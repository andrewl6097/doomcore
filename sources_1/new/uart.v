==> flow/design.v <==
`timescale 1ns / 1ps
module uart(
            input            clk,  
            input            rx,
            output reg       tx,
            output reg [7:0] data_out,
            output           data_rdy,
            output [7:0]     debug_leds,
            input [7:0]      data_in,
            input            data_in_en,
            output reg       data_in_rdy
  );
   reg [12:0]      r_counter_in;
   reg [12:0]      r_counter_out;
   reg [12:0]      w_counter_in;
   reg [12:0]      w_counter_out;
   localparam WAITING = 3'b000;
   localparam WAITING_FOR_HALF = 3'b001;
   localparam WAITING_FOR_BIT = 3'b011;
   localparam STOP = 3'b111;
   localparam FULL = 13'b1000010000110;
   localparam HALF = 12'b100001000011;
   reg             rdy_out = 1'b0;
   reg             rdy_in = 1'b0;
   assign data_rdy = rdy_out;
   reg             rx_in = 1'b1;
   reg             rx_out = 1'b1;
   reg [2:0]       r_state_in = WAITING;
   reg [2:0]       r_state_out = WAITING;
   reg [2:0]       w_state_in = WAITING;
   reg [2:0]       w_state_out = WAITING;
   reg [3:0]       bits_recvd_in;
   reg [3:0]       bits_recvd_out = 4'b0;
   reg [3:0]       bits_written_in;
   reg [3:0]       bits_written_out = 4'b0;
   reg [7:0]       tmp_buf_in;
   reg [7:0]       tmp_buf_out;
   reg [7:0]       wrt_buf_in;
   reg [7:0]       wrt_buf_out;
   reg [7:0]       led_buf = 8'b0;
   assign debug_leds = led_buf;
   always @(posedge clk) begin
      rx_in <= rx;
      rx_out <= rx_in;
      r_state_out <= r_state_in;
      r_counter_out <= r_counter_in;
      bits_recvd_out <= bits_recvd_in;
      tmp_buf_out <= tmp_buf_in;
      rdy_out <= rdy_in;
      case (r_state_out)
        WAITING: begin
           if (!rx_out) begin
              r_counter_in <= 14'b0;
              r_state_in <= WAITING_FOR_HALF;
           end
        end
        WAITING_FOR_HALF: begin
           if (r_counter_out == HALF) begin  
              r_counter_in <= 14'b0;
              r_state_in <= WAITING_FOR_BIT;
              bits_recvd_in <= 4'b0;
           end else
             r_counter_in <= r_counter_out + 1'b1;
        end
        WAITING_FOR_BIT: begin
           if (r_counter_out == FULL) begin
              r_counter_in <= 14'b0;
              if (bits_recvd_out == 4'b1000) begin
                 rdy_in <= 1'b1;
                 data_out <= tmp_buf_out;
                 r_state_in <= STOP;
              end else begin
                 case (bits_recvd_out)
                   4'b0000: led_buf[0] <= rx_out;
                   4'b0001: led_buf[1] <= rx_out;
                   4'b0010: led_buf[2] <= rx_out;
                   4'b0011: led_buf[3] <= rx_out;
                   4'b0100: led_buf[4] <= rx_out;
                   4'b0101: led_buf[5] <= rx_out;
                   4'b0110: led_buf[6] <= rx_out;
                   4'b0111: led_buf[7] <= rx_out;
                 endcase
                 tmp_buf_in <= {rx_out, tmp_buf_out[7:1]};
                 bits_recvd_in <= bits_recvd_out + 1'b1;
              end
           end else
             r_counter_in <= r_counter_out + 1'b1;
        end
        STOP: begin
           rdy_in <= 1'b0;
           if (rx_out == 1'b1)
              r_state_in <= WAITING;
        end
      endcase
   end
   always @(posedge clk) begin
      w_state_out <= w_state_in;
      w_counter_out <= w_counter_in;
      wrt_buf_out <= wrt_buf_in;
      bits_written_out <= bits_written_in;
      case (w_state_out)
        WAITING: begin
           if (data_in_en) begin
              wrt_buf_in <= data_in;
              w_state_in <= WAITING_FOR_BIT;
              w_counter_in <= 14'b0;
              data_in_rdy <= 1'b0;
              bits_written_in <= 4'b0;
              tx <= 1'b0;
           end else begin
              tx <= 1'b1;
              data_in_rdy <= 1'b1;
           end
        end
        WAITING_FOR_BIT: begin
           if (w_counter_out == FULL) begin
              w_counter_in <= 14'b0;
              if (bits_written_out == 4'b1000) begin
                 tx <= 1'b1;
                 w_state_in <= STOP;
              end else begin
                 {tx, wrt_buf_in} <= {wrt_buf_out[0], 1'b0, wrt_buf_out[7:1]};
                 bits_written_in <= bits_written_out + 1'b1;
              end
           end else
             w_counter_in <= w_counter_out + 1'b1;
        end
        STOP: begin
           if (w_counter_out == FULL) begin
              w_counter_in <= 14'b0;
              tx <= 1'b1;
              w_state_in <= WAITING;
              data_in_rdy <= 1'b1;
           end else
             w_counter_in <= w_counter_out + 1'b1;
        end
      endcase
   end
endmodule
# Reports on uart
# The steps from the RTL of uart to its reports follow in flow order.
# Line numbers count from 1 in the design file above.
setup:
  top: "uart"
  clock: "clk"
  library: "sky130hd"
  corner: "tt_025C_1v80"

# Word level
# Yosys after proc, flatten, opt, wreduce and memory -nomap, before mapping. Memory bits, and registers merged into a memory's read port (data or address), are not among the register bits. Print and check cells are not counted. Equal cells are merged and count once.
classes:
  bitwise: 1
  n_mux: 39
  addsub: 4
  equal: 28
  reduce_and_logical: 30
op_table:
  columns: ["op", "n"]
  rows:
  - ["13-bit two-way mux", 5]
  - ["4-bit AND reduction", 10]
  - ["13-bit parallel mux with 3-bit select", 1]
  - ["3-bit two-way mux", 9]
  - ["13-bit by 1-bit adder with 13-bit output (second input constant)", 2]
  - ["13-bit == test (second input constant)", 2]
  - ["13-bit parallel mux with 2-bit select", 1]
  - ["8-bit two-way mux", 3]
  - ["4-bit two-way mux", 6]
  - ["2-bit inequality test (second input constant)", 11]
  - ["4-bit by 3-bit == test with 1-bit output (second input constant)", 4]
  - ["8-bit parallel mux with 2-bit select", 1]
  - ["4-bit parallel mux with 2-bit select", 2]
  - ["13-bit by 12-bit == test with 1-bit output (second input constant)", 1]
  - ["3-bit AND reduction", 4]
  - ["3-bit parallel mux with 4-bit select", 1]
  - ["3-bit parallel mux with 3-bit select", 1]
  - ["2-bit nonzero test", 4]
  - ["4-bit by 1-bit adder with 4-bit output (second input constant)", 2]
  - ["4-bit by 2-bit == test with 1-bit output (second input constant)", 2]
  - ["4-bit == test (second input constant)", 2]
  - ["2-bit AND reduction", 3]
  - ["3-bit by 2-bit == test with 1-bit output (second input constant)", 2]
  - ["3-bit == test (second input constant)", 2]
  - ["3-bit logical NOT", 2]
  - ["3-bit nonzero test", 2]
  - ["6-bit AND reduction", 1]
  - ["1-bit two-way mux", 6]
# Not listed: further kinds 9, cells in them 10.
word_totals:
  reg_bits: 134
  inputBits: 11
  elab_cells: 133

# Longest topological paths
# Depth = most cells in a row (Yosys ltp): at word level without a register or memory, in the mapped netlist without a sequential cell, where the memories' decode and read muxes count.
logic_depth:
  depth_word: 4
  abc_area: 0
  mapped_depth: 7

# After synthesis
# Yosys stat after the flow's synthesis: flattened, memories mapped to cells. It holds for the ABC_AREA given above (unset counts as 0); a run with the other value may have another netlist.
synth_totals:
  sequential_area_um2: 3383.2
  area_um2: 4626.9
  buffers: 9
  flip_flops: 132
  cells: 342
by_type:
  columns: ["cell", "n", "area_total_um2"]
  rows:
  - ["sky130_fd_sc_hd__edfxtp_1", 74, 2.22E+03]
  - ["sky130_fd_sc_hd__dfxtp_1", 58, 1.16E+03]
  - ["sky130_fd_sc_hd__nor2_1", 40, 150.144]
  - ["sky130_fd_sc_hd__xnor2_1", 16, 140.134]
  - ["sky130_fd_sc_hd__nand2_1", 37, 138.883]
  - ["sky130_fd_sc_hd__ha_1", 10, 125.12]
  - ["sky130_fd_sc_hd__xor2_1", 10, 87.584]
  - ["sky130_fd_sc_hd__and3_1", 13, 81.328]
  - ["sky130_fd_sc_hd__nand3_1", 13, 65.062]
  - ["sky130_fd_sc_hd__inv_1", 14, 52.55]
  - ["sky130_fd_sc_hd__nand4_1", 6, 37.536]
  - ["sky130_fd_sc_hd__nor3_1", 7, 35.034]
  - ["sky130_fd_sc_hd__buf_6", 3, 33.782]
  - ["sky130_fd_sc_hd__and2_1", 4, 25.024]
  - ["sky130_fd_sc_hd__nor4_1", 4, 25.024]
  - ["sky130_fd_sc_hd__clkbuf_1", 6, 22.522]
  - ["sky130_fd_sc_hd__nor4_4", 1, 21.27]
  - ["sky130_fd_sc_hd__nand2b_1", 3, 18.768]
# Not listed: further types 19, cells in them 23.

# Worst setup path after synthesis
# OpenSTA on the mapped netlist: ideal clock, no wires. The path of least setup slack (recovery checks aside). Input and output delay are each 20% of the period. Register names are those of the netlist, which keeps one name where synthesis merged equal registers.
synth_timing:
  path_type: "register -> register"
  from: "register r_state_out[1]"
  to: "register r_state_in[0]"
  setup_ns: 0.311
  arrival_ns: 1.723
  path_buffers: 1
  tclk_ns: 3.38
  path_stages: 6
  path_slack_ns: 1.346
  delay_ns: 2.034
  period_less_setup_slack_ns: 2.034
# "delay_ns" = arrival - input delay + setup time.
# "path_stages" counts driving pins, that of a launching flip-flop among them; a cell with two outputs on the path counts twice.
# "period_less_setup_slack_ns" is the clock period less the worst setup slack; recovery checks do not enter. This is arithmetic on one report: input and output delays are still those of the set period (20% each).
# Between the ends stands the longest chain of elaborated cells between them, by number of cells; it is not shown to be the way that was timed. Of several equally long chains one is given.
# A line is the first line of the expression or statement that the cell stems from. Yosys adds cells for indexed reads and writes and turns some case tables into memories.
# At most two assigning lines are given for a register; there are more.
# The path ends at the enable pin of a flip-flop; only ways to that pin are counted.
synth_between:
  path_cell_list: "sky130_fd_sc_hd__dfxtp_1 > sky130_fd_sc_hd__clkbuf_1 > sky130_fd_sc_hd__o21ba_2 > sky130_fd_sc_hd__nor2_1 > sky130_fd_sc_hd__o21ai_0 > sky130_fd_sc_hd__a21boi_2"
  elab_chain_cells: 3
  cone_cells: 11
  cone_lines: 1
  classes_between: "eq/ne: 8; reduce/logical: 3"
synth_lines:
  columns: ["item", "line_no", "text"]
  rows:
  - ["from (decl)", 29, "reg [2:0]       r_state_out = WAITING;"]
  - ["from (assign)", 45, "r_state_out <= r_state_in;"]
  - ["3-bit == test", 50, "case (r_state_out)"]
  - ["4-bit nonzero test", null, null]
  - ["6-bit AND reduction", null, null]
  - ["to (assign)", 54, "r_state_in <= WAITING_FOR_HALF;"]
  - ["to (assign)", 60, "r_state_in <= WAITING_FOR_BIT;"]
  - ["to (decl)", 28, "reg [2:0]       r_state_in = WAITING;"]

# Timing after layout
# From the final timing report of flow run A: the path of least setup slack in the routed layout; clock arrival at registers is part of the times.
layout_timing:
  path_type: "register -> register"
  from: "register r_counter_out[5]"
  to: "register bits_recvd_in[2]"
  path_slack_ns: 1.25
  path_buffers: 0
  arrival_ns: 2.37
  tclk_ns: 3.51
  path_stages: 5
  setup_ns: 0.30
# Between the ends stands the longest chain of elaborated cells between them, by number of cells; it is not shown to be the way that was timed. Of several equally long chains one is given.
# The path ends at the enable pin of a flip-flop; only ways to that pin are counted.
layout_between:
  path_cell_list: "sky130_fd_sc_hd__dfxtp_1 > sky130_fd_sc_hd__or4_4 > sky130_fd_sc_hd__nor4_4 > sky130_fd_sc_hd__a221o_2 > sky130_fd_sc_hd__and3_1"
  elab_chain_cells: 3
  cone_cells: 5
  cone_lines: 2
  classes_between: "eq/ne: 4; reduce/logical: 1"
layout_lines:
  columns: ["item", "line_no", "text"]
  rows:
  - ["from (decl)", 14, "reg [12:0]      r_counter_out;"]
  - ["from (assign)", 46, "r_counter_out <= r_counter_in;"]
  - ["13-bit by 12-bit == test with 1-bit output", 58, "if (r_counter_out == HALF) begin"]
  - ["2-bit inequality test", null, null]
  - ["4-bit AND reduction", null, null]
  - ["to (assign)", 61, "bits_recvd_in <= 4'b0;"]
  - ["to (assign)", 84, "bits_recvd_in <= bits_recvd_out + 1'b1;"]
  - ["to (decl)", 32, "reg [3:0]       bits_recvd_in;"]

Lab notebook: uart

Measured data: module uart, platform sky130hd, 2 stored runs of the flow under differing settings, order arbitrary. Input and output delays are each 20% of the period that was set; the output load is 0.01 pF.
"achieved_period_ns" means the clock period less the worst setup slack. The figure is calculated, with input and output delays left at 20% of the set period.
By "worst_path_allowed_less_slack_ns" is meant the share of the clock period that the worst setup path is allowed (20% is reserved at inputs, 20% at outputs), minus its slack. Clock arrival times at its registers enter into it.
By "total_power_w" is meant OpenSTA's value without simulated activity: inputs other than the clock are taken to toggle once in ten clock periods, and the tool carries that through the logic.

--- flow run A ---
==> flow/run.sh <==
#!/bin/bash
# the make line also repeats the synthesis and layout settings of config.mk as NAME=value (left out here)
make -C /OpenROAD-flow-scripts/flow DESIGN_CONFIG=/design/flow/config.mk WORK_HOME=/design/flow/orfs CLKGATE_MAP_FILE= finish
==> flow/config.mk <==
export PLATFORM = sky130hd
export DESIGN_NAME = uart
export DESIGN_NICKNAME = uart
export VERILOG_FILES = /design/flow/design.v
export SDC_FILE = /design/flow/constraint.sdc
export NUM_CORES = 4
export LEC_CHECK = 0
export ABC_AREA = 0
export CAP_MARGIN = 20
export CORE_MARGIN = 7
export CORE_UTILIZATION = 21
export CTS_CLUSTER_SIZE = 30
export GPL_ROUTABILITY_DRIVEN = 1
export MAX_ROUTING_LAYER = met5
export PLACE_DENSITY_LB_ADDON = 0.18
export SLEW_MARGIN = 20
==> flow/constraint.sdc <==
create_clock -name core_clock -period 3.51 [get_ports {clk}]
set_input_delay 0.7020 -clock core_clock [delete_from_list [all_inputs] [get_ports {clk}]]
set_output_delay 0.7020 -clock core_clock [all_outputs]
set_load 0.01 [all_outputs]

==> results, as YAML <==
results:
  hold_ws_ns: 0.326
  setup_worst_slack_ns: 1.246
  final_die_area_um2: 26385.1
  total_power_w: 0.003394
  worst_path_allowed_less_slack_ns: 2.26
  critical_path_type: "register -> register"
  ys_area_um2: 4626.9
  setup_tns_ns: 0.000
  util_pct: 26.8
  achieved_period_ns: 2.264
  layout_stdcell_area_um2: 5801.8

--- flow run B ---
==> flow/run.sh <==
#!/bin/bash
# the make line also repeats the synthesis and layout settings of config.mk as NAME=value (left out here)
make -C /OpenROAD-flow-scripts/flow DESIGN_CONFIG=/design/flow/config.mk WORK_HOME=/design/flow/orfs CLKGATE_MAP_FILE= finish
==> flow/config.mk <==
export PLATFORM = sky130hd
export DESIGN_NAME = uart
export DESIGN_NICKNAME = uart
export VERILOG_FILES = /design/flow/design.v
export SDC_FILE = /design/flow/constraint.sdc
export NUM_CORES = 4
export LEC_CHECK = 0
export ABC_AREA = 1
export CAP_MARGIN = 20
export CELL_PAD_IN_SITES_GLOBAL_PLACEMENT = 3
export CORE_MARGIN = 5
export CORE_UTILIZATION = 63
export CTS_CLUSTER_DIAMETER = 300
export CTS_CLUSTER_SIZE = 91
export MAX_ROUTING_LAYER = met4
export MIN_ROUTING_LAYER = met2
export PLACE_DENSITY_LB_ADDON = 0.1
export SLEW_MARGIN = 15
==> flow/constraint.sdc <==
create_clock -name core_clock -period 2.75 [get_ports {clk}]
set_input_delay 0.5500 -clock core_clock [delete_from_list [all_inputs] [get_ports {clk}]]
set_output_delay 0.5500 -clock core_clock [all_outputs]
set_load 0.01 [all_outputs]

==> results, as YAML <==
outcome: "incomplete, placement halted on FLW-0024"
