==> flow/design.v <==
`timescale 1ns / 1ps
module sevseg(
            input [31:0] din,
            input        clk,
            output [7:0] segments,
            output [3:0] digits
  );
   localparam COUNTER_WIDTH = 18;
   reg [7:0]             data1;
   reg [7:0]             data2;
   reg [7:0]             data3;
   reg [7:0]             data4;
   reg [3:0]             cur_seg = 4'b0001;
   reg [7:0]             out_data = 8'h00;
   wire [3:0]            cur_seg_n = ~cur_seg;
   reg [COUNTER_WIDTH-1:0]            counter = {COUNTER_WIDTH{1'b0}};
   assign segments = out_data;
   assign digits = cur_seg_n;
   always @(posedge clk) begin
      {data1, data2, data3, data4} <= din;
      if (counter == ~{COUNTER_WIDTH{1'b0}}) begin
         if (cur_seg == 4'b1000)
           cur_seg <= 4'b0001;
         else
           cur_seg <= cur_seg << 1;
      end
      counter <= counter + 1'b1;
      case (cur_seg)
        4'b1000: out_data <= data1;
        4'b0100: out_data <= data2;
        4'b0010: out_data <= data3;
        4'b0001: out_data <= data4;
        default: out_data <= 8'h55;
      endcase
   end
endmodule
* Reports on sevseg
The steps from the RTL of sevseg to its reports follow in flow order.
Lines are those of the file above, counted from 1.
Library cell names are shortened.
Not given: --
- Design top :: sevseg
- Clock port :: clk
- Cell library :: sky130hd
- Library corner :: tt_025C_1v80

* After elaboration
Source: Yosys, flattened and elaborated, memories not mapped. Widths are those after wreduce; folded enables and synchronous resets count as part of the registers. Registers that Yosys merges into a memory's read port (data or address) are not register bits. Print and check cells do not count. Equal cells are merged and count once.
- Muxes and demuxes :: 1
- Equality and inequality tests :: 5
- Add/sub/neg operators :: 1
- Bitwise logic cells :: 1
** Operator list (number)
- parallel mux 8 bit (select 4 bit) :: 1
- adder 18 x 1 -> 18 bit (second input constant) :: 1
- == test 18 bit (second input constant) :: 1
- == test 4 x 1 -> 1 bit (second input constant) :: 1
- == test 4 x 2 -> 1 bit (second input constant) :: 1
- == test 4 x 3 -> 1 bit (second input constant) :: 1
- == test 4 bit (second input constant) :: 1
- inverter 4 bit :: 1
- Cells after elaboration :: 15
- Input port bits :: 33
- Bits in registers :: 62

* Longest topological paths
Longest topological path by Yosys (ltp), each cell counted once; first at word level (registers and memories cut), then after technology mapping (sequential cells cut; the memories' decode and read muxes count).
- Depth after elaboration :: 2
- ABC_AREA :: 0
- Gate-level depth with buffers :: 6
- Gate-level depth less buffers :: 5

* Synthesis result
The flow's flattened synthesis, as Yosys stat reports it; memories are mapped. The netlist is that of the ABC_AREA named above (0 if unset); the other value can give another one.
Totals and module areas in this step are rounded.
- Mapped flip-flops :: 62
- Cells in the netlist :: 159
- Mapped area :: 0.001907 sq mm
** Cells by type (number)
- dfxtp_1 :: 58
- edfxtp_1 :: 4
- xor2_1 :: 9
- xnor2_1 :: 7
- nand2_1 :: 15
- a222oi_1 :: 4
- nand4_1 :: 6
- a22o_1 :: 4
- nor2_1 :: 9
- a22oi_1 :: 4
- inv_1 :: 8
- o211ai_1 :: 4
- nand3_1 :: 5
- or3_4 :: 2
- nor3_2 :: 2
- clkbuf_1 :: 4
- nor4b_2 :: 1
- ha_1 :: 1
Not listed: further types 12, cells in them 12.

* Timing after synthesis
OpenSTA on the mapped netlist: ideal clock, no wires. The path of least setup slack (recovery checks aside). Input and output delay are each 20% of the period. Register names are those of the netlist, which keeps one name where synthesis merged equal registers.
- Path type :: flip-flop to flip-flop
- From :: register counter[0]
- To :: register cur_seg[0]
- Buffers on the path :: 0
- Path delay :: 1858 ps
- Setup time :: 377 ps
- Setup slack :: -8 ps
- Stages :: 5
- Data arrival time :: 1481 ps
- Period :: 1850 ps
- Synthesis period reached :: 1858 ps
"path delay" is the arrival time less input delay plus setup time.
"stages" counts driving pins, that of a launching flip-flop among them; a cell with two outputs on the path counts twice.
"synthesis period reached" = period - worst setup slack (recovery checks aside). The figure is calculated, with input and output delays left at 20% of the set period.
Between the ends stands the longest chain of elaborated cells between them, by number of cells; it is not shown to be the way that was timed. Of several equally long chains one is given.
A line is the first line of the expression or statement that the cell stems from. Yosys adds cells for indexed reads and writes and turns some case tables into memories.
- Path through :: dfxtp_1 ha_1 nand3_1 or3_4 nor4_1
- Length of the longest elaborated chain :: 1
- Elaborated cells between the ends (all ways) :: 1
- RTL lines with such cells :: 1
- Those cells by class :: 1 x eq/ne
** RTL lines, path post-synthesis
- from (decl) :: RTL line 16 : reg [COUNTER_WIDTH-1:0]            counter = {COUNTER_WIDTH{1'b0}};
- from (assign) :: RTL line 27 : counter <= counter + 1'b1;
- == test 18 bit :: RTL line 21 : if (counter == ~{COUNTER_WIDTH{1'b0}}) begin
- to (assign) :: RTL line 23 : cur_seg <= 4'b0001;
- to (assign) :: RTL line 25 : cur_seg <= cur_seg << 1;
- to (decl) :: RTL line 13 : reg [3:0]             cur_seg = 4'b0001;

* Path in the finished layout
Path of least setup slack in the final report of entry A (OpenROAD, finished layout, wires in). Where an end is a register, its clock arrival counts in the times.
The report prints the path's times to 10 ps; the period is as set.
- Path type :: flip-flop to output port
- From :: register cur_seg[3]
- To :: output port digits[3]
- Buffers on the path :: 1
- Setup slack :: 660 ps
- Data arrival time :: 1520 ps
- Period :: 2730 ps
- Stages :: 3
- Output delay :: 550 ps
Between the ends stands the longest chain of elaborated cells between them, by number of cells; it is not shown to be the way that was timed. Of several equally long chains one is given.
- Path through :: edfxtp_1 inv_1 clkdlybuf4s50_1
- Length of the longest elaborated chain :: 1
- Elaborated cells between the ends (all ways) :: 1
- RTL lines with such cells :: 1
- Those cells by class :: 1 x logic
** RTL lines, path post-layout
- from (decl) :: RTL line 13 : reg [3:0]             cur_seg = 4'b0001;
- from (assign) :: RTL line 23 : cur_seg <= 4'b0001;
- from (assign) :: RTL line 25 : cur_seg <= cur_seg << 1;
- inverter 4 bit :: RTL line 15 : wire [3:0]            cur_seg_n = ~cur_seg;
- to (decl) :: RTL line 6 : output [3:0] digits

Data sheet: physical implementation of sevseg

Stored flow runs of sevseg (2 of them; Yosys, OpenROAD, sky130hd). They differ in their settings and are not a sequence. Constraints: input delay and output delay 20% of the set period each, output load 0.01 pF.
"time used up by the worst setup path" = time allowed to the worst setup path (clock period - input delay - output delay, where it has them) - its slack; a late launch clock adds to it, a late capture clock takes from it.
"time used up by the worst setup path" is given in steps of 10 ps.
The measured numbers are rounded.

* Entry A
** Files
==> flow/run.sh <==
#!/bin/bash
# the make line also repeats the synthesis and layout settings of config.mk as NAME=value (left out here)
make -C /OpenROAD-flow-scripts/flow DESIGN_CONFIG=/design/flow/config.mk WORK_HOME=/design/flow/orfs CLKGATE_MAP_FILE= finish
==> flow/config.mk <==
export PLATFORM = sky130hd
export DESIGN_NAME = sevseg
export DESIGN_NICKNAME = sevseg
export VERILOG_FILES = /design/flow/design.v
export SDC_FILE = /design/flow/constraint.sdc
export NUM_CORES = 4
export LEC_CHECK = 0
export CAP_MARGIN = 20
export CELL_PAD_IN_SITES_DETAIL_PLACEMENT = 0
export CORE_MARGIN = 7
export CORE_UTILIZATION = 39
export GPL_ROUTABILITY_DRIVEN = 1
export GPL_TIMING_DRIVEN = 0
export PLACE_DENSITY = 0.67
export SETUP_SLACK_MARGIN = 0.54
export SLEW_MARGIN = 20
==> flow/constraint.sdc <==
create_clock -name core_clock -period 2.73 [get_ports {clk}]
set_input_delay 0.5460 -clock core_clock [delete_from_list [all_inputs] [get_ports {clk}]]
set_output_delay 0.5460 -clock core_clock [all_outputs]
set_load 0.01 [all_outputs]
** Results
- Summed negative setup slack :: 0 ps
- Synthesis area :: 0.001907 sq mm
- Setup slack of the critical path :: 664 ps
- Area of the standard cells in the finished layout :: 0.002624 sq mm
- Overall die area :: 0.007043 sq mm
- Time used up by the worst setup path :: 1520 ps
- Critical path type :: flip-flop to output port

* Entry B
** Files
==> flow/run.sh <==
#!/bin/bash
# the make line also repeats the synthesis and layout settings of config.mk as NAME=value (left out here)
make -C /OpenROAD-flow-scripts/flow DESIGN_CONFIG=/design/flow/config.mk WORK_HOME=/design/flow/orfs CLKGATE_MAP_FILE= finish
==> flow/config.mk <==
export PLATFORM = sky130hd
export DESIGN_NAME = sevseg
export DESIGN_NICKNAME = sevseg
export VERILOG_FILES = /design/flow/design.v
export SDC_FILE = /design/flow/constraint.sdc
export NUM_CORES = 4
export LEC_CHECK = 0
export CAP_MARGIN = 20
export CELL_PAD_IN_SITES_DETAIL_PLACEMENT = 0
export CELL_PAD_IN_SITES_GLOBAL_PLACEMENT = 3
export CORE_MARGIN = 2
export CORE_UTILIZATION = 31
export CTS_CLUSTER_SIZE = 38
export MAX_ROUTING_LAYER = met4
export PLACE_DENSITY_LB_ADDON = 0.18
export SLEW_MARGIN = 20
export TNS_END_PERCENT = 15
==> flow/constraint.sdc <==
create_clock -name core_clock -period 3.06 [get_ports {clk}]
set_input_delay 0.6120 -clock core_clock [delete_from_list [all_inputs] [get_ports {clk}]]
set_output_delay 0.6120 -clock core_clock [all_outputs]
set_load 0.01 [all_outputs]
** Results
- Summed negative setup slack :: 0 ps
- Synthesis area :: 0.001907 sq mm
- Setup slack of the critical path :: 915 ps
- Area of the standard cells in the finished layout :: 0.00259 sq mm
- Overall die area :: 0.006795 sq mm
- Time used up by the worst setup path :: 1530 ps
- Critical path type :: flip-flop to output port
