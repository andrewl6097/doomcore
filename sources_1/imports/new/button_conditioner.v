==> flow/design.v <==
`timescale 1ns / 1ps
module button_conditioner (input  clk,
                           input  btn,
                           output out
                           );
   reg                            stable_button = 1'b0;
   reg                            pipe = 1'b0;
   reg                            last = 1'b0;
   reg                            button_down = 1'b0;
   reg                            up_allowed = 1'b1;
   reg                            waiting = 1'b0;
   reg [23:0]                     counter = 24'h000000;
   assign out = {stable_button && !last && up_allowed};
   always @(posedge clk) begin
      {stable_button, pipe} <= {pipe, btn};
      if (!stable_button && last) begin
         counter <= 0;
         up_allowed <= 1'b0;
         waiting <= 1'b1;
      end else if (waiting) begin
        counter <= counter + 1'b1;
         if (counter == 24'hFFFFFF) begin
            up_allowed <= 1'b1;
            waiting <= 1'b0;
         end
      end 
      last <= stable_button;
   end
endmodule
## Step by step through the tools: button_conditioner

What the tools print for button_conditioner, step after step.
Line numbers count from 1 in the design file above.
Operators carry their Yosys type and port widths (W data, S select, Z words).
Library cell names are shortened.
A cell with n/a has no value.

| set-up | value |
|---|---|
| design top | button_conditioner |
| clock input | clk |
| library | sky130hd |
| corner | tt_025C_1v80 |

## Elaborated design

Source: Yosys, flattened and elaborated, memories not mapped. Widths are those after wreduce. Registers that Yosys merges into a memory's read port (data or address) are not register bits. Print and check cells do not count. Equal cells are merged and count once.

| storage and ports | value |
|---|---|
| flip-flop bits (word level) | 29 |
| output and inout bits | 1 |
| input port bits | 2 |
| word-level cells | 16 |

| cells by class | value |
|---|---|
| reduce/logical cells | 6 |
| add/sub/neg operators | 1 |
| equal/unequal tests | 1 |
| muxes and demuxes | 2 |

Operators by type and width:

| kind | number |
|---|---|
| $add A24 B1 Y24 const B | 1 |
| $eq A24 B24 Y1 const B | 1 |
| $logic_and A1 B1 Y1 | 3 |
| $logic_not A1 Y1 | 2 |
| $reduce_and A2 Y1 | 1 |
| $mux W1 | 2 |

## Longest topological paths

Longest topological path by Yosys (ltp), each cell counted once; first at word level (registers and memories cut), then after technology mapping (sequential cells cut; the memories' decode and read muxes count).

| depth | value |
|---|---|
| depth after elaboration | 3 |
| ABC_AREA | 1 |
| gate-level depth with buffers | 8 |
| depth with buffers taken out | 8 |

## Mapped cells and area

Yosys stat after the flow's synthesis: flattened, memories mapped to cells. It holds for the ABC_AREA given above (unset counts as 0); a run with the other value may have another netlist.

Cell types:

| cell type | number | area in all (um2) |
|---|---|---|
| dfxtp_1 | 29 | 580.557 |
| nand2_1 | 54 | 202.694 |
| nor2_1 | 35 | 131.376 |
| inv_1 | 32 | 120.115 |
| nand3_1 | 20 | 100.096 |
| a21oi_1 | 16 | 80.077 |
| nor2_4 | 3 | 33.782 |
| nand4_1 | 5 | 31.28 |
| nand2_2 | 4 | 25.024 |
| nor3_1 | 5 | 25.024 |
| o21ai_0 | 5 | 25.024 |
| nor3b_1 | 2 | 15.014 |
| a31oi_1 | 2 | 12.512 |
| ha_1 | 1 | 12.512 |
| nor2_2 | 2 | 12.512 |
| nor3_2 | 1 | 10.01 |
| buf_4 | 1 | 7.507 |
| o21a_1 | 1 | 7.507 |

Other cell types: 5; their cells: 5.

| synthesis totals | value |
|---|---|
| cell area after synthesis | 1461.4 um2 |
| sequential part of the area | 580.6 um2 |
| cell count | 223 |
| flip-flop cells | 29 |
| buffers | 3 |

## Timing after synthesis

Path of least setup slack by OpenSTA after synthesis, without wires, with an ideal clock, recovery checks aside; 20% of the period is set as input and as output delay. Where synthesis merged equal registers, the netlist keeps one of their names.

| timing post-synthesis | value |
|---|---|
| kind | register to register |
| from | register counter[0] |
| to | register counter[16] |
| path buffers | 0 |
| path delay | 1287 ps |
| data required time | 2705 ps |
| stages | 9 |
| clock period | 2820 ps |
| library setup time | 115 ps |
| arrival time | 1172 ps |
| path slack | 1533 ps |
| launch time at the first pin | 0 ps |
| synthesis period reached | 1287 ps |

"path delay" = arrival - input delay + setup time.
"stages" counts driving pins, that of a launching flip-flop among them; a cell with two outputs on the path counts twice.
"synthesis period reached" = period - worst setup slack (recovery checks aside). The figure is calculated, with input and output delays left at 20% of the set period.
The rows between start and end are the longest chain of elaborated cells between them; the timing report does not say that the signal goes this way. Where chains are equally long, one stands for them.
Each line given opens the expression or statement behind the cell; cells for indexed reads and writes are added by Yosys, which also makes memories of some case tables.

| between the ends, post-synthesis | value |
|---|---|
| cells stage by stage | dfxtp_1 -> ha_1 -> nand3_1 -> nor2_1 -> nand2_1 -> nor2_4 -> nand3_1 -> nand2_1 -> nor2_1 |
| cells in the longest elaborated chain | 1 |
| elaborated cells between the ends (all ways) | 1 |
| source lines of those cells | 1 |
| classes of those cells | add/sub (1) |

RTL lines, path post-synthesis:

| item | line | source |
|---|---|---|
| start: declaration | 12 | `reg [23:0]                     counter = 24'h000000;` |
| start: assignment | 17 | `counter <= 0;` |
| start: assignment | 21 | `counter <= counter + 1'b1;` |
| $add A24 B1 Y24 | 21 |  |
| end: assignment | 17 |  |
| end: assignment | 21 |  |
| end: declaration | 12 |  |

## Timing after layout

Path of least setup slack in the final report of flow run 2 (OpenROAD, finished layout, wires in). Where an end is a register, its clock arrival counts in the times.
The report prints the path's times to 10 ps; the period is as set.

| timing post-layout | value |
|---|---|
| kind | register to output |
| from | register up_allowed |
| to | output port out |
| path slack | 680 ps |
| launch time at the first pin | 270 ps |
| external output delay | 500 ps |
| path buffers | 1 |
| arrival time | 1340 ps |
| data required time | 2020 ps |
| clock period | 2520 ps |
| stages | 4 |

The rows between start and end are the longest chain of elaborated cells between them; the timing report does not say that the signal goes this way. Where chains are equally long, one stands for them.

| between the ends, post-layout | value |
|---|---|
| cells stage by stage | dfxtp_1 -> inv_1 -> nor3_1 -> clkdlybuf4s50_1 |
| cells in the longest elaborated chain | 1 |
| elaborated cells between the ends (all ways) | 1 |
| source lines of those cells | 1 |
| classes of those cells | reduce/logical (1) |

RTL lines, path post-layout:

| item | line | source |
|---|---|---|
| start: declaration | 10 | `reg                            up_allowed = 1'b1;` |
| start: assignment | 18 | `up_allowed <= 1'b0;` |
| start: assignment | 23 | `up_allowed <= 1'b1;` |
| $logic_and A1 B1 Y1 | 13 | `assign out = {stable_button && !last && up_allowed};` |
| end: declaration | 4 | `output out` |

FLOW RESULTS
============

Record of 2 stored runs of the RTL-to-layout flow on button_conditioner, platform sky130hd. The runs are unordered. Constraints: input delay and output delay 20% of the set period each, output load 0.01 pF.
"clock period achieved": clock period set for the run, less the worst setup slack. It is reckoned from that one timing run; input and output delays stay at 20% of the period that was set.
"worst setup path time": the worst setup path's part of the clock period (all of it between registers, 20% less for each end at a port) less its slack. A launch clock that arrives late makes it longer, a capture clock that arrives late makes it shorter.
"total power after layout" rests on the timing tool's default activity at the inputs, not on a simulated workload.
"worst setup path time" is known to 10 ps.

## Flow run 1

==> flow/run.sh <==
#!/bin/bash
# the make line also repeats the synthesis and layout settings of config.mk as NAME=value (left out here)
make -C /OpenROAD-flow-scripts/flow DESIGN_CONFIG=/design/flow/config.mk WORK_HOME=/design/flow/orfs CLKGATE_MAP_FILE= finish
==> flow/config.mk <==
export PLATFORM = sky130hd
export DESIGN_NAME = button_conditioner
export DESIGN_NICKNAME = button_conditioner
export VERILOG_FILES = /design/flow/design.v
export SDC_FILE = /design/flow/constraint.sdc
export NUM_CORES = 4
export LEC_CHECK = 0
export ABC_AREA = 1
export CAP_MARGIN = 15
export CELL_PAD_IN_SITES_DETAIL_PLACEMENT = 2
export CORE_MARGIN = 2
export CORE_UTILIZATION = 61
export CTS_CLUSTER_DIAMETER = 322
export CTS_CLUSTER_SIZE = 18
export MIN_ROUTING_LAYER = met1
export PLACE_DENSITY_LB_ADDON = 0.01
export SETUP_SLACK_MARGIN = -0.05
export SLEW_MARGIN = 20
export TNS_END_PERCENT = 90
==> flow/constraint.sdc <==
create_clock -name core_clock -period 1.76 [get_ports {clk}]
set_input_delay 0.3520 -clock core_clock [delete_from_list [all_inputs] [get_ports {clk}]]
set_output_delay 0.3520 -clock core_clock [all_outputs]
set_load 0.01 [all_outputs]

Flow run 1: did not finish, placement stopped with DPL-0033

## Flow run 2

==> flow/run.sh <==
#!/bin/bash
# the make line also repeats the synthesis and layout settings of config.mk as NAME=value (left out here)
make -C /OpenROAD-flow-scripts/flow DESIGN_CONFIG=/design/flow/config.mk WORK_HOME=/design/flow/orfs CLKGATE_MAP_FILE= finish
==> flow/config.mk <==
export PLATFORM = sky130hd
export DESIGN_NAME = button_conditioner
export DESIGN_NICKNAME = button_conditioner
export VERILOG_FILES = /design/flow/design.v
export SDC_FILE = /design/flow/constraint.sdc
export NUM_CORES = 4
export LEC_CHECK = 0
export ABC_AREA = 1
export CAP_MARGIN = 20
export CELL_PAD_IN_SITES_DETAIL_PLACEMENT = 0
export CORE_ASPECT_RATIO = 1.32
export CORE_MARGIN = 2
export CORE_UTILIZATION = 16
export GPL_TIMING_DRIVEN = 1
export PLACE_DENSITY_LB_ADDON = 0.29
export SLEW_MARGIN = 20
export TNS_END_PERCENT = 100
==> flow/constraint.sdc <==
create_clock -name core_clock -period 2.52 [get_ports {clk}]
set_input_delay 0.5040 -clock core_clock [delete_from_list [all_inputs] [get_ports {clk}]]
set_output_delay 0.5040 -clock core_clock [all_outputs]
set_load 0.01 [all_outputs]

| result of flow run 2 | value |
|---|---|
| chip area after synthesis (Yosys) | 1461.4 um2 |
| clock period achieved | 1841 ps |
| die outline area | 9921.6 um2 |
| total power after layout | 1.219 mW |
| final design utilization | 0.196 |
| worst setup slack after layout | 679 ps |
| setup total negative slack | 0 ps |
| final worst hold slack | 325 ps |
| worst setup path time | 1340 ps |
| critical path kind | register to output |
| standard-cell area after layout | 1761.7 um2 |
